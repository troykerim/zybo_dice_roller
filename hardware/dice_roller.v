==> flow/design.v <==
`timescale 1ns / 1ps
module dice_roller(
    input wire clk,
    input wire rst,
    input wire roll,              
    output reg [2:0] dice         
);
    reg [3:0] lfsr = 4'b1011;     
    always @(posedge clk or posedge rst) begin
        if (rst)
            lfsr <= 4'b1011;      
        else if (roll) begin
            lfsr <= {lfsr[2:0], lfsr[3] ^ lfsr[2]};
        end
    end
    always @(*) begin
        case (lfsr % 6)
            0: dice = 3'd1;
            1: dice = 3'd2;
            2: dice = 3'd3;
            3: dice = 3'd4;
            4: dice = 3'd5;
            5: dice = 3'd6;
            default: dice = 3'd1;
        endcase
    end
endmodule
Tool chain data of dice_roller
What the tools print for dice_roller, step after step.
Line numbers count from 1 in the design file above.
Cell names lack the library's common part.
A cell with - has no value.
- top module: dice_roller
- clock input: clk
- standard-cell library: sky130hd
- timing corner: tt_025C_1v80

Elaborated design
Yosys after proc, flatten, opt, wreduce and memory -nomap, before mapping. Enables and synchronous resets that opt folds into registers are not counted as muxes. Memory bits, and registers merged into a memory's read port (data or address), are not among the register bits. Print and check cells are not counted. Equal cells are merged and count once.
- noted output and inout bits: 3
- input port bits at 3
- noted register bits: 4
- elaborated cells at 9
- noted multiplexer cells: 1
- equal/unequal tests at 5
- noted divide/modulo/power cells: 1
- bitwise operators at 1
- operators by type and width (cell ; number):
    modulo 4 x 3 -> 32 bit with constant B ; 1
    equality test 32 x 2 -> 1 bit with constant B ; 2
    equality test 32 x 3 -> 1 bit with constant B ; 2
    equality test 32 x 1 -> 1 bit with constant B ; 1
    case mux 3 bit (select 5 bit) ; 1
    XOR 1 bit ; 1

Logic depth
Yosys ltp: most cells in a row. Word level: on the elaborated netlist, between registers, memories and ports. Mapped: between sequential cells and ports; inverters and the memories' decode and read muxes count.
- noted depth after elaboration: 3
- ABC_AREA: 1
- gate-level depth with buffers: 12

Netlist
Source: synth_stat.txt of the flow (Yosys; design flattened, memories mapped). It holds for the ABC_AREA given above (unset counts as 0); a run with the other value may have another netlist.
Totals and module areas in this step are rounded.
- cells by type (cell type ; number):
    dfstp_2 ; 3
    nand2_1 ; 14
    ha_1 ; 4
    nand3_1 ; 9
    inv_1 ; 11
    dfrtp_1 ; 1
    nand2_2 ; 4
    nand2_4 ; 2
    nand3_2 ; 2
    nand4_1 ; 3
    nor2_1 ; 4
    o21ai_0 ; 3
    nand4_2 ; 1
    nor2_2 ; 2
    nor2_4 ; 1
    a21oi_1 ; 2
    a21oi_2 ; 1
    dlygate4sd1_1 ; 1
Other cell types: 5; their cells: 5.
- chip area (Yosys) at 0.00051 mm2
- cells in the netlist at 73
- flip-flop cells at 4
- sequential area: 0.000104 mm2

Timing after synthesis
OpenSTA on the mapped netlist: ideal clock, no wires. The path of least setup slack (recovery checks aside). Input and output delay are each 20% of the period. Register names are those of the netlist, which keeps one name where synthesis merged equal registers.
- kind: reg-to-output
- from: register lfsr[3]
- to: output port dice[1]
- period: 3.67 ns
- stages on the path at 12
- noted launch time at the first pin: 0.000 ns
- noted setup slack: 1.147 ns
- data required time at 2.936 ns
- noted delay of the path: 1.789 ns
- buffers on the path: 0
- arrival: 1.789 ns
- noted period reached after synthesis: 2.523 ns
"delay of the path" = arrival - input delay + setup time.
At an output port there is no setup time.
"stages on the path": output pins that drive a net of the path, with the launching flip-flop's if there is one; two outputs of one cell count as two.
"period reached after synthesis" = period - worst setup slack (recovery checks aside). The figure is calculated, with input and output delays left at 20% of the set period.
Between the ends stands the longest chain of elaborated cells between them, by number of cells; it is not shown to be the way that was timed. Of several equally long chains one is given.
Each line given opens the expression or statement behind the cell; cells for indexed reads and writes are added by Yosys, which also makes memories of some case tables.
- cell sequence: dfstp_2 ha_1 nand2_2 nand3_2 nand2_4 ha_1 xor2_1 nand2_1 inv_2 a21oi_2 nand3_1 nand3_1
- length of the longest elaborated chain at 3
- elaborated cells between the ends (all ways): 7
- source lines of those cells at 1
- RTL lines, path after synthesis (what ; RTL line ; RTL):
    from (decl) ; 8 ; reg [3:0] lfsr = 4'b1011;
    from (assign) ; 11 ; lfsr <= 4'b1011;
    from (assign) ; 13 ; lfsr <= {lfsr[2:0], lfsr[3] ^ lfsr[2]};
    modulo 4 x 3 -> 32 bit ; 17 ; case (lfsr % 6)
    equality test 32 x 3 -> 1 bit ; 17 ;
    case mux 3 bit (select 5 bit) ; 17 ;
    to (decl) ; 6 ; output reg [2:0] dice

Lab notebook: dice_roller

Settings of 2 stored flow runs for module dice_roller (sky130hd), not sorted in any way. The constraints put input and output delay at 20% of the set period each and load the outputs with 0.01 pF.

Run A

==> flow/run.sh <==
#!/bin/bash
# the make line also repeats the synthesis and layout settings of config.mk as NAME=value (left out here)
make -C /OpenROAD-flow-scripts/flow DESIGN_CONFIG=/design/flow/config.mk WORK_HOME=/design/flow/orfs CLKGATE_MAP_FILE= finish
==> flow/config.mk <==
export PLATFORM = sky130hd
export DESIGN_NAME = dice_roller
export DESIGN_NICKNAME = dice_roller
export VERILOG_FILES = /design/flow/design.v
export SDC_FILE = /design/flow/constraint.sdc
export NUM_CORES = 4
export LEC_CHECK = 0
export ABC_AREA = 1
export CAP_MARGIN = 20
export CELL_PAD_IN_SITES_DETAIL_PLACEMENT = 2
export CORE_ASPECT_RATIO = 0.61
export CORE_MARGIN = 5
export CORE_UTILIZATION = 67
export CTS_CLUSTER_SIZE = 29
export GPL_ROUTABILITY_DRIVEN = 1
export GPL_TIMING_DRIVEN = 1
export MIN_ROUTING_LAYER = met2
export PLACE_DENSITY_LB_ADDON = 0.21
export SETUP_SLACK_MARGIN = -0.06
export SLEW_MARGIN = 20
export TNS_END_PERCENT = 80
==> flow/constraint.sdc <==
create_clock -name core_clock -period 3.44 [get_ports {clk}]
set_input_delay 0.6880 -clock core_clock [delete_from_list [all_inputs] [get_ports {clk}]]
set_output_delay 0.6880 -clock core_clock [all_outputs]
set_load 0.01 [all_outputs]

Run A: no results, floorplanning failed with PDN-0185.

Run B

==> flow/run.sh <==
#!/bin/bash
# the make line also repeats the synthesis and layout settings of config.mk as NAME=value (left out here)
make -C /OpenROAD-flow-scripts/flow DESIGN_CONFIG=/design/flow/config.mk WORK_HOME=/design/flow/orfs CLKGATE_MAP_FILE= finish
==> flow/config.mk <==
export PLATFORM = sky130hd
export DESIGN_NAME = dice_roller
export DESIGN_NICKNAME = dice_roller
export VERILOG_FILES = /design/flow/design.v
export SDC_FILE = /design/flow/constraint.sdc
export NUM_CORES = 4
export LEC_CHECK = 0
export CAP_MARGIN = 20
export CORE_ASPECT_RATIO = 1.32
export CORE_MARGIN = 2
export CORE_UTILIZATION = 50
export CTS_CLUSTER_DIAMETER = 93
export CTS_CLUSTER_SIZE = 45
export GPL_ROUTABILITY_DRIVEN = 0
export MIN_ROUTING_LAYER = met1
export SLEW_MARGIN = 20
==> flow/constraint.sdc <==
create_clock -name core_clock -period 3.21 [get_ports {clk}]
set_input_delay 0.6420 -clock core_clock [delete_from_list [all_inputs] [get_ports {clk}]]
set_output_delay 0.6420 -clock core_clock [all_outputs]
set_load 0.01 [all_outputs]

Run B: no results, floorplanning failed with PDN-0185.
